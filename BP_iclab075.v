==> flow/design.v <==
module BP(
  clk,
  rst_n,
  in_valid,
  guy,
  in0,
  in1,
  in2,
  in3,
  in4,
  in5,
  in6,
  in7,
  out_valid,
  out
);
parameter IDLE=2'd0,LOAD=2'd1,OUT=2'd2;
reg [1:0]ns ,cs ;
input             clk, rst_n;
input             in_valid;
input       [2:0] guy;
input       [1:0] in0, in1, in2, in3, in4, in5, in6, in7;
output reg        out_valid;
output reg  [1:0] out;
reg [3:0]prev_pos;
reg [5:0]counter;
reg [5:0]cnta,cnt,cntc;
reg [5:0]cycle_gap[0:31];
reg [3:0]idx_gap[0:31];
reg [1:0]type_wall[0:31];
integer i;
reg [5:0]cnt2,cnt1;
reg [3:0]abs;
always@(*)
begin
  if(idx_gap[cnt1][3]) 
  begin
    abs=~(idx_gap[cnt1])+4'd1;
  end
  else begin
    abs=idx_gap[cnt1];
  end
end
always@(posedge clk or negedge rst_n)
begin
  if(!rst_n)
  begin
    cs <= IDLE ;
  end
  else begin
    cs <= ns ;
  end
end
always@(*)
begin
  case(cs)
  IDLE:begin
    if(in_valid)
    begin
      ns = LOAD ;
    end
    else begin
      ns = IDLE ;
    end
  end
  LOAD:begin
    if(in_valid)
    begin
      ns = LOAD;
    end
    else begin
      ns = OUT ; 
    end
  end
  OUT:begin
    if(counter < 6'd63)
    begin
      ns = OUT ;
    end
    else begin
      ns = IDLE ;
    end
  end
  default:ns = IDLE ;
  endcase
end
always@(posedge clk or negedge rst_n)begin 
  if(!rst_n)
  begin
    cnt<=6'd0;
  end
  else if(ns == IDLE)
  begin
      cnt<= 6'd0 ;
  end
  else if(ns == LOAD)
  begin
    if(in7!=2'b0)
    begin
      cnt<=cnt+6'd1;
    end
  end
end
always@(posedge clk or negedge rst_n)
begin
  if(!rst_n)
  begin
    for(i=0;i<32;i=i+1)
    begin
      idx_gap[i]<=0;
    end
  end
  else if( ns == IDLE)
  begin
    for(i=0;i<32;i=i+1)
    begin
      idx_gap[i]<=0;
    end
  end
  else if(ns == LOAD)
  begin
    if(in7 != 2'b00) begin
      if( in0 != 2'b11)begin
        idx_gap[cnt]<= $signed($signed(4'd7)-prev_pos);
      end
      else if(in1 != 2'b11) begin
        idx_gap[cnt]<= $signed($signed(4'd6)-prev_pos);
      end
      else if(in2 != 2'b11) begin
        idx_gap[cnt]<= $signed($signed(4'd5)-prev_pos);
      end
      else if(in3 != 2'b11) begin
        idx_gap[cnt]<= $signed($signed(4'd4)-prev_pos);
      end
      else if(in4 != 2'b11) begin
        idx_gap[cnt]<= $signed($signed(4'd3)-prev_pos);
      end
      else if(in5 != 2'b11) begin
        idx_gap[cnt]<= $signed($signed(4'd2)-prev_pos);
      end
      else if(in6 != 2'b11) begin
        idx_gap[cnt]<= $signed($signed(4'd1)-prev_pos);
      end
      else if(in7 != 2'b11) begin
       idx_gap[cnt]<= $signed($signed(4'd0)-prev_pos);
      end
    end
  end
end
always@(posedge clk or negedge rst_n)
begin
  if(!rst_n)
  begin
    prev_pos<=0;
  end
  else if(cs == IDLE  && in_valid)
  begin
    prev_pos<=7-guy;
  end
  else if(ns == LOAD)
  begin
    if(in7 != 2'b00) begin
      if( in0 != 2'b11)begin
        prev_pos<= $signed(4'd7);
      end
      else if(in1 != 2'b11) begin
        prev_pos<=$signed(4'd6);
      end
      else if(in2 != 2'b11) begin
        prev_pos<=$signed(4'd5);
      end
      else if(in3 != 2'b11) begin
        prev_pos<=$signed(4'd4);
      end
      else if(in4 != 2'b11) begin
        prev_pos<=$signed(4'd3);
      end
      else if(in5 != 2'b11) begin
        prev_pos<=$signed(4'd2);
      end
      else if(in6 != 2'b11) begin
        prev_pos<=$signed(4'd1);
      end
      else if(in7 != 2'b11) begin
        prev_pos<=$signed(4'd0);
      end
    end
  end
end
always@(posedge clk or negedge rst_n)begin
  if(!rst_n)
  begin
    for(i=0;i<32;i=i+1)
    begin
      type_wall[i]<=2'b00;
    end
  end
  else if (ns == IDLE )
  begin
    for(i=0;i<32;i=i+1)
    begin
      type_wall[i]<=2'b00;
    end
  end
  else if(ns == LOAD)
  begin
   if(in0 == 2'b01 || in1 == 2'b01 || in2 == 2'b01 ||in3 == 2'b01 || in4 == 2'b01 || in5 == 2'b01 ||in6 == 2'b01 || in7 == 2'b01 ) 
    begin
        type_wall[cnt]<=2'b01;
    end
    else if(in0 == 2'b10 || in1 == 2'b10 || in2 == 2'b10 ||in3 == 2'b10 || in4 == 2'b10 || in5 == 2'b10 ||in6 == 2'b10 || in7 == 2'b10) 
    begin
        type_wall[cnt]<=2'b10;
    end
  end
end
always@(posedge clk or negedge rst_n)
begin
  if(!rst_n) begin
    counter <= 6'd0;
  end
  else if( ns == IDLE )
  begin
    counter <=  6'd0;
  end
  else if( cs == OUT )
  begin
    counter <= counter + 6'd1;
  end
end
always@(posedge clk or negedge rst_n)
begin
  if(!rst_n) begin
    out_valid <= 1'b0;
  end
  else if( ns == IDLE) begin
    out_valid <= 1'b0;
  end
  else if( cs == OUT )
  begin
    out_valid<=1'b1;
  end
end
always@(posedge clk or negedge rst_n)
begin
  if(!rst_n)
  begin
    for(i=0;i<32;i=i+1)
    begin
      cycle_gap[i]<=0;
    end
  end
  else if(ns == IDLE)
  begin
    for(i=0;i<32;i=i+1)
    begin
      cycle_gap[i]<=0;
    end
  end
  else if( ns == LOAD)
  begin
    if(in7!=2'b00)
    begin
      cycle_gap[cnt]<=cntc-cnta;
    end
  end
end
always@(posedge clk or negedge rst_n)begin
  if(!rst_n)
  begin
    cntc<=6'd0;
  end
  else if(ns == IDLE)
  begin
      cntc<= 6'd0 ;
  end
  else if(ns == LOAD)
  begin
      cntc<=cntc+6'd1;
  end
end
always@(posedge clk or negedge rst_n)begin
  if(!rst_n)
  begin
    cnta <= 6'd0;
  end
  else if(ns ==IDLE)
  begin
    cnta<=6'd0;
  end
  else if( ns == LOAD)  
  begin
   if({in7}!=2'b0)
    begin
        cnta <= cntc;
    end
  end
end
always@(posedge clk or negedge rst_n)
begin
  if(!rst_n)
  begin
    cnt1<=6'd0;
    cnt2<=6'd0;
  end
  else if(ns == IDLE)
  begin
    cnt1<=6'd0;
    cnt2<=6'd0;
  end
  else if(cs == OUT)
  begin
    if(cycle_gap[cnt1]-1==cnt2)
    begin
      cnt1<=cnt1+6'd1;
      cnt2<=6'd0;
    end
    else begin
      cnt2<=cnt2+6'd1;
    end
  end
end
always@(posedge clk or negedge rst_n)
begin
  if(!rst_n) begin
    out <= 2'b0;
  end
  else if(ns == IDLE)
  begin
    out<=2'b0;
  end
  else if(cs == OUT)
  begin
    if(abs >  cnt2 )
    begin
     if(!idx_gap[cnt1][3])
      begin
        out<=2'b10;
      end
      else if(idx_gap[cnt1][3])
      begin
        out<=2'b01;
      end
    end
    else if(abs < cnt2 || abs == cnt2)
    begin
      if(cycle_gap[cnt1]-6'd1>cnt2  )
      begin
        out<=2'b00;
      end
      else if(cycle_gap[cnt1]-6'd1==cnt2)
      begin
        if(type_wall[cnt1]==2'b01)
        begin
          out<=2'b11;
        end
        else if(type_wall[cnt1]==2'b10)
        begin
          out<=2'b00;
        end
        else begin
          out<=2'b00;
        end
      end
    end
  end
end
endmodule
# From RTL to reports: BP
# The steps from the RTL of BP to its reports follow in flow order.
# Lines are those of the file above, counted from 1.
# Operators: Yosys type, input widths -> output width; for muxes data width and select width s.
# Library cell names are shortened.
# Not given: --
[design]
top_module = "BP"
clock_port = "clk"
library = "sky130hd"
corner = "tt_025C_1v80"

# Word level
# Counts by Yosys on the flattened word-level netlist (proc, flatten, opt, wreduce). Print and check cells are left out. Cells with the same type and inputs are merged into one.
[word_totals]
regBits = 429
latchBits = 0
ram_bits = 0
romBits = 0
clocked_rd_ports_x_width = 0
n_memories = 0
input_bits = 22
output_inout_bits = 3
wordCells = 1387
[classes]
n_addsub = 19
multipliers = 0
div = 0
compare = 4
equal = 94
n_shift = 0
mux = 999
n_logic = 1
reduce_and_logical = 164
[ops]
columns = ["operator", "n"]
rows = [
  ["$mux 4", 628],
  ["$mux 6", 155],
  ["$mux 2", 209],
  ["$reduce_and 3->1", 65],
  ["$pmux 6 s32", 1],
  ["$eq 5x5->1 const B", 32],
  ["$reduce_and 4->1", 33],
  ["$pmux 4 s32", 1],
  ["$eq 5x4->1 const B", 16],
  ["$reduce_bool 2->1", 39],
  ["$pmux 2 s32", 1],
  ["$eq 5x3->1 const B", 8],
  ["$eq 32x6->1", 1],
  ["$add 6x1->6 const B", 5],
  ["$eq 2x1->1 const B", 11],
  ["$eq 5x2->1 const B", 4],
  ["$eq 2x2->1 const B", 9],
  ["$reduce_bool 9->1", 2],
  ["$ne 2x2->1 const B", 8],
  ["$sub 3x4->4 const A", 4],
  ["$logic_or 1x1->1", 15],
  ["$sub 6x1->6 const B", 2],
  ["$eq 5x1->1 const B", 2],
  ["$logic_not 5->1", 2],
  ["$sub 1x4->4 const A", 2],
  ["$sub 2x4->4 const A", 2],
  ["$sub 6x1->7 const B", 1],
  ["$reduce_bool 3->1", 2],
]
# Not listed: further kinds 17, cells in them 21.

# Logic depth
# Longest topological path by Yosys (ltp), each cell counted once; first at word level (registers and memories cut), then after technology mapping (sequential cells cut; the memories' decode and read muxes count).
[depth]
depth_word = 35
abc_area = 0
mapped_depth = 24
ltp_nobuf = 21

# Synthesis result
# The flow's flattened synthesis, as Yosys stat reports it; memories are mapped. The netlist is that of the ABC_AREA named above (0 if unset); the other value can give another one.
[synth_totals]
cells = 1990
synth_area_um2 = 20871.3
seq_area_um2 = 10686.5
flip_flops = 427
buffers = 150
[types]
columns = ["cell", "n", "type_area_um2"]
rows = [
  ["dfrtp_1", 426, 1.07E+04],
  ["mux2_2", 185, 2.08E+03],
  ["o21ai_0", 253, 1.27E+03],
  ["nand2_1", 282, 1.06E+03],
  ["a22oi_1", 72, 540.518],
  ["ha_1", 39, 487.968],
  ["a22o_1", 53, 464.195],
  ["clkbuf_1", 113, 424.157],
  ["nor2_1", 91, 341.578],
  ["a221oi_1", 23, 201.443],
  ["a21oi_1", 35, 175.168],
  ["inv_1", 44, 165.158],
  ["a222oi_1", 15, 150.144],
  ["mux2i_1", 15, 150.144],
  ["nand4_1", 24, 150.144],
  ["nand3_1", 28, 140.134],
  ["and4b_1", 11, 110.106],
  ["nor4bb_1", 11, 110.106],
]
# Not listed: further types 70, cells in them 270.

# Path before layout
# OpenSTA on the mapped netlist: ideal clock, no wires. The path of least setup slack (recovery checks aside). Input and output delay are each 20% of the period. Register names are those of the netlist, which keeps one name where synthesis merged equal registers.
[synth_path]
path_kind = "register to register"
from = "register cnt1[3]"
to = "register out[0]"
clock_period_ns = 6.63
setup_ns = 0.082
t_first_pin_ns = 0.000
arrival_ns = 4.133
t_required_ns = 6.548
path_slack_ns = 2.414
delay_ns = 4.215
path_stages = 21
n_path_buf = 4
synth_period_reached_ns = 4.216
# "delay_ns" is the arrival time less input delay plus setup time.
# "path_stages" counts driving pins, that of a launching flip-flop among them; a cell with two outputs on the path counts twice.
# "synth_period_reached_ns" = period - worst setup slack (recovery checks aside). The figure is calculated, with input and output delays left at 20% of the set period.
# Between the ends stands the longest chain of elaborated cells between them, by number of cells; it is not shown to be the way that was timed. Of several equally long chains one is given.
# A line is the first line of the expression or statement that the cell stems from. Yosys adds cells for indexed reads and writes and turns some case tables into memories.
# A register here has more assigning lines than the two given.
[synth_between]
cell_sequence = "dfrtp_1 -> buf_2 -> buf_4 -> buf_4 -> clkbuf_1 -> mux2_2 -> a22oi_1 -> nand4_1 -> o32ai_1 -> ha_1 -> nand2_1 -> o21ai_0 -> ha_1 -> nor2b_1 -> o21a_1 -> o21a_1 -> o2111a_1 -> a211oi_1 -> o31a_1 -> o21ai_0 -> o22ai_1"
elab_chain_len = 35
cone_cells = 83
classes_between = "add/sub (3); compare (3); eq/ne (35); mux (36); logic (1); reduce/logical (5)"
[synth_rtl]
columns = ["element", "line_no", "rtl"]
rows = [
  ["start: declaration", 32, "reg [5:0]cnt2,cnt1;"],
  ["start: assignment", 303, "cnt1<=6'd0;"],
  ["start: assignment", 315, "cnt1<=cnt1+6'd1;"],
  ["$eq 5x5->1", 38, "abs=~(idx_gap[cnt1])+4'd1;"],
  ["$pmux 4 s32", 38, ""],
  ["$mux 4", 36, "if(idx_gap[cnt1][3])"],
  ["$not 4->4", 38, ""],
  ["$add 4x1->4", 38, ""],
  ["$mux 4", 36, ""],
  ["$lt 4x6->1", 345, "else if(abs < cnt2 || abs == cnt2)"],
  ["[... 21 more ...]", "--", ""],
  ["$mux 2", 353, "if(type_wall[cnt1]==2'b01)"],
  ["$mux 2", 351, "else if(cycle_gap[cnt1]-6'd1==cnt2)"],
  ["$mux 2", 347, "if(cycle_gap[cnt1]-6'd1>cnt2  )"],
  ["$mux 2", 345, ""],
  ["$mux 2", 334, "if(abs >  cnt2 )"],
  ["$mux 2", 332, "else if(cs == OUT)"],
  ["$mux 2", 328, "else if(ns == IDLE)"],
  ["end: assignment", 326, "out <= 2'b0;"],
  ["end: assignment", 330, "out<=2'b0;"],
  ["end: declaration", 24, "output reg  [1:0] out;"],
]

# Worst path after layout
# Path of least setup slack in the final report of job 1 (OpenROAD, finished layout, wires in). Where an end is a register, its clock arrival counts in the times.
[layout_path]
path_kind = "register to register"
from = "register cnt1[1]"
to = "register out[1]"
clock_period_ns = 3.87
setup_ns = 0.07
t_first_pin_ns = 0.63
arrival_ns = 5.05
t_required_ns = 4.42
path_slack_ns = -0.64
path_stages = 19
n_path_buf = 5
# Between the ends stands the longest chain of elaborated cells between them, by number of cells; it is not shown to be the way that was timed. Of several equally long chains one is given.
# A register here has more assigning lines than the two given.
[layout_between]
cell_sequence = "dfrtp_1 -> buf_4 -> ha_2 -> buf_12 -> and4b_2 -> buf_6 -> a22o_1 -> a221oi_2 -> nand4_1 -> o32a_1 -> nor4bb_4 -> ha_1 -> buf_4 -> nand4_1 -> o2111a_1 -> buf_4 -> a21oi_1 -> or3_4 -> o22ai_2"
elab_chain_len = 35
cone_cells = 83
classes_between = "add/sub (3); compare (3); eq/ne (35); mux (36); logic (1); reduce/logical (5)"
[layout_rtl]
columns = ["element", "line_no", "rtl"]
rows = [
  ["start: declaration", 32, "reg [5:0]cnt2,cnt1;"],
  ["start: assignment", 303, "cnt1<=6'd0;"],
  ["start: assignment", 315, "cnt1<=cnt1+6'd1;"],
  ["$eq 5x5->1", 38, "abs=~(idx_gap[cnt1])+4'd1;"],
  ["$pmux 4 s32", 38, ""],
  ["$mux 4", 36, "if(idx_gap[cnt1][3])"],
  ["$not 4->4", 38, ""],
  ["$add 4x1->4", 38, ""],
  ["$mux 4", 36, ""],
  ["$lt 4x6->1", 345, "else if(abs < cnt2 || abs == cnt2)"],
  ["[... 21 more ...]", "--", ""],
  ["$mux 2", 353, "if(type_wall[cnt1]==2'b01)"],
  ["$mux 2", 351, "else if(cycle_gap[cnt1]-6'd1==cnt2)"],
  ["$mux 2", 347, "if(cycle_gap[cnt1]-6'd1>cnt2  )"],
  ["$mux 2", 345, ""],
  ["$mux 2", 334, "if(abs >  cnt2 )"],
  ["$mux 2", 332, "else if(cs == OUT)"],
  ["$mux 2", 328, "else if(ns == IDLE)"],
  ["end: assignment", 326, "out <= 2'b0;"],
  ["end: assignment", 330, "out<=2'b0;"],
  ["end: declaration", 24, "output reg  [1:0] out;"],
]

Data sheet: physical implementation of BP

Stored flow runs of BP (2 of them; Yosys, OpenROAD, sky130hd). They differ in their settings and are not a sequence. Constraints: input delay and output delay 20% of the set period each, output load 0.01 pF.
"achieved_clock_period_ns": clock period set for the run, less the worst setup slack. It is reckoned from that one timing run; input and output delays stay at 20% of the period that was set.
"worst_path_allowed_less_slack_ns" means the part of the period allowed to the worst setup path (the constraints hold back 20% at inputs and 20% at outputs) less its slack; where the path has registers, the arrival times of their clocks count too.
"design_power_mw": no workload was simulated; the value follows from the tool's default switching activity.

# job 1
==> flow/run.sh <==
#!/bin/bash
# the make line also repeats the synthesis and layout settings of config.mk as NAME=value (left out here)
make -C /OpenROAD-flow-scripts/flow DESIGN_CONFIG=/design/flow/config.mk WORK_HOME=/design/flow/orfs CLKGATE_MAP_FILE= finish
==> flow/config.mk <==
export PLATFORM = sky130hd
export DESIGN_NAME = BP
export DESIGN_NICKNAME = BP
export VERILOG_FILES = /design/flow/design.v
export SDC_FILE = /design/flow/constraint.sdc
export NUM_CORES = 4
export LEC_CHECK = 0
export ABC_AREA = 0
export CAP_MARGIN = 35
export CELL_PAD_IN_SITES_DETAIL_PLACEMENT = 2
export CORE_MARGIN = 2
export CORE_UTILIZATION = 18
export GPL_TIMING_DRIVEN = 1
export MAX_ROUTING_LAYER = met4
export PLACE_DENSITY_LB_ADDON = 0.12
export SETUP_SLACK_MARGIN = -0.39
export SLEW_MARGIN = 20
==> flow/constraint.sdc <==
create_clock -name core_clock -period 3.87 [get_ports {clk}]
set_input_delay 0.7740 -clock core_clock [delete_from_list [all_inputs] [get_ports {clk}]]
set_output_delay 0.7740 -clock core_clock [all_outputs]
set_load 0.01 [all_outputs]

==> job 1: results <==
ys_area_um2=20871.3
die_area_um2=118691.0
final_stdcell_area_um2=27267.4
util_pct=23.8
worst_setup_slack_ns=-0.636
timing.setup.tns_ns=-6.582
design_power_mw=13.115
achieved_clock_period_ns=4.506
worst_path_allowed_less_slack_ns=4.51
worstPathKind="register to register"

# job 2
==> flow/run.sh <==
#!/bin/bash
# the make line also repeats the synthesis and layout settings of config.mk as NAME=value (left out here)
make -C /OpenROAD-flow-scripts/flow DESIGN_CONFIG=/design/flow/config.mk WORK_HOME=/design/flow/orfs CLKGATE_MAP_FILE= finish
==> flow/config.mk <==
export PLATFORM = sky130hd
export DESIGN_NAME = BP
export DESIGN_NICKNAME = BP
export VERILOG_FILES = /design/flow/design.v
export SDC_FILE = /design/flow/constraint.sdc
export NUM_CORES = 4
export LEC_CHECK = 0
export CAP_MARGIN = 25
export CELL_PAD_IN_SITES_DETAIL_PLACEMENT = 2
export CORE_ASPECT_RATIO = 0.92
export CORE_MARGIN = 2
export CORE_UTILIZATION = 67
export GPL_TIMING_DRIVEN = 1
export HOLD_SLACK_MARGIN = 0.25
export PLACE_DENSITY_LB_ADDON = 0.07
export SETUP_SLACK_MARGIN = 0.23
export SLEW_MARGIN = 20
export TNS_END_PERCENT = 100
==> flow/constraint.sdc <==
create_clock -name core_clock -period 3.24 [get_ports {clk}]
set_input_delay 0.6480 -clock core_clock [delete_from_list [all_inputs] [get_ports {clk}]]
set_output_delay 0.6480 -clock core_clock [all_outputs]
set_load 0.01 [all_outputs]

==> job 2: results <==
outcome="stopped before the end: placement reported DPL-0033"
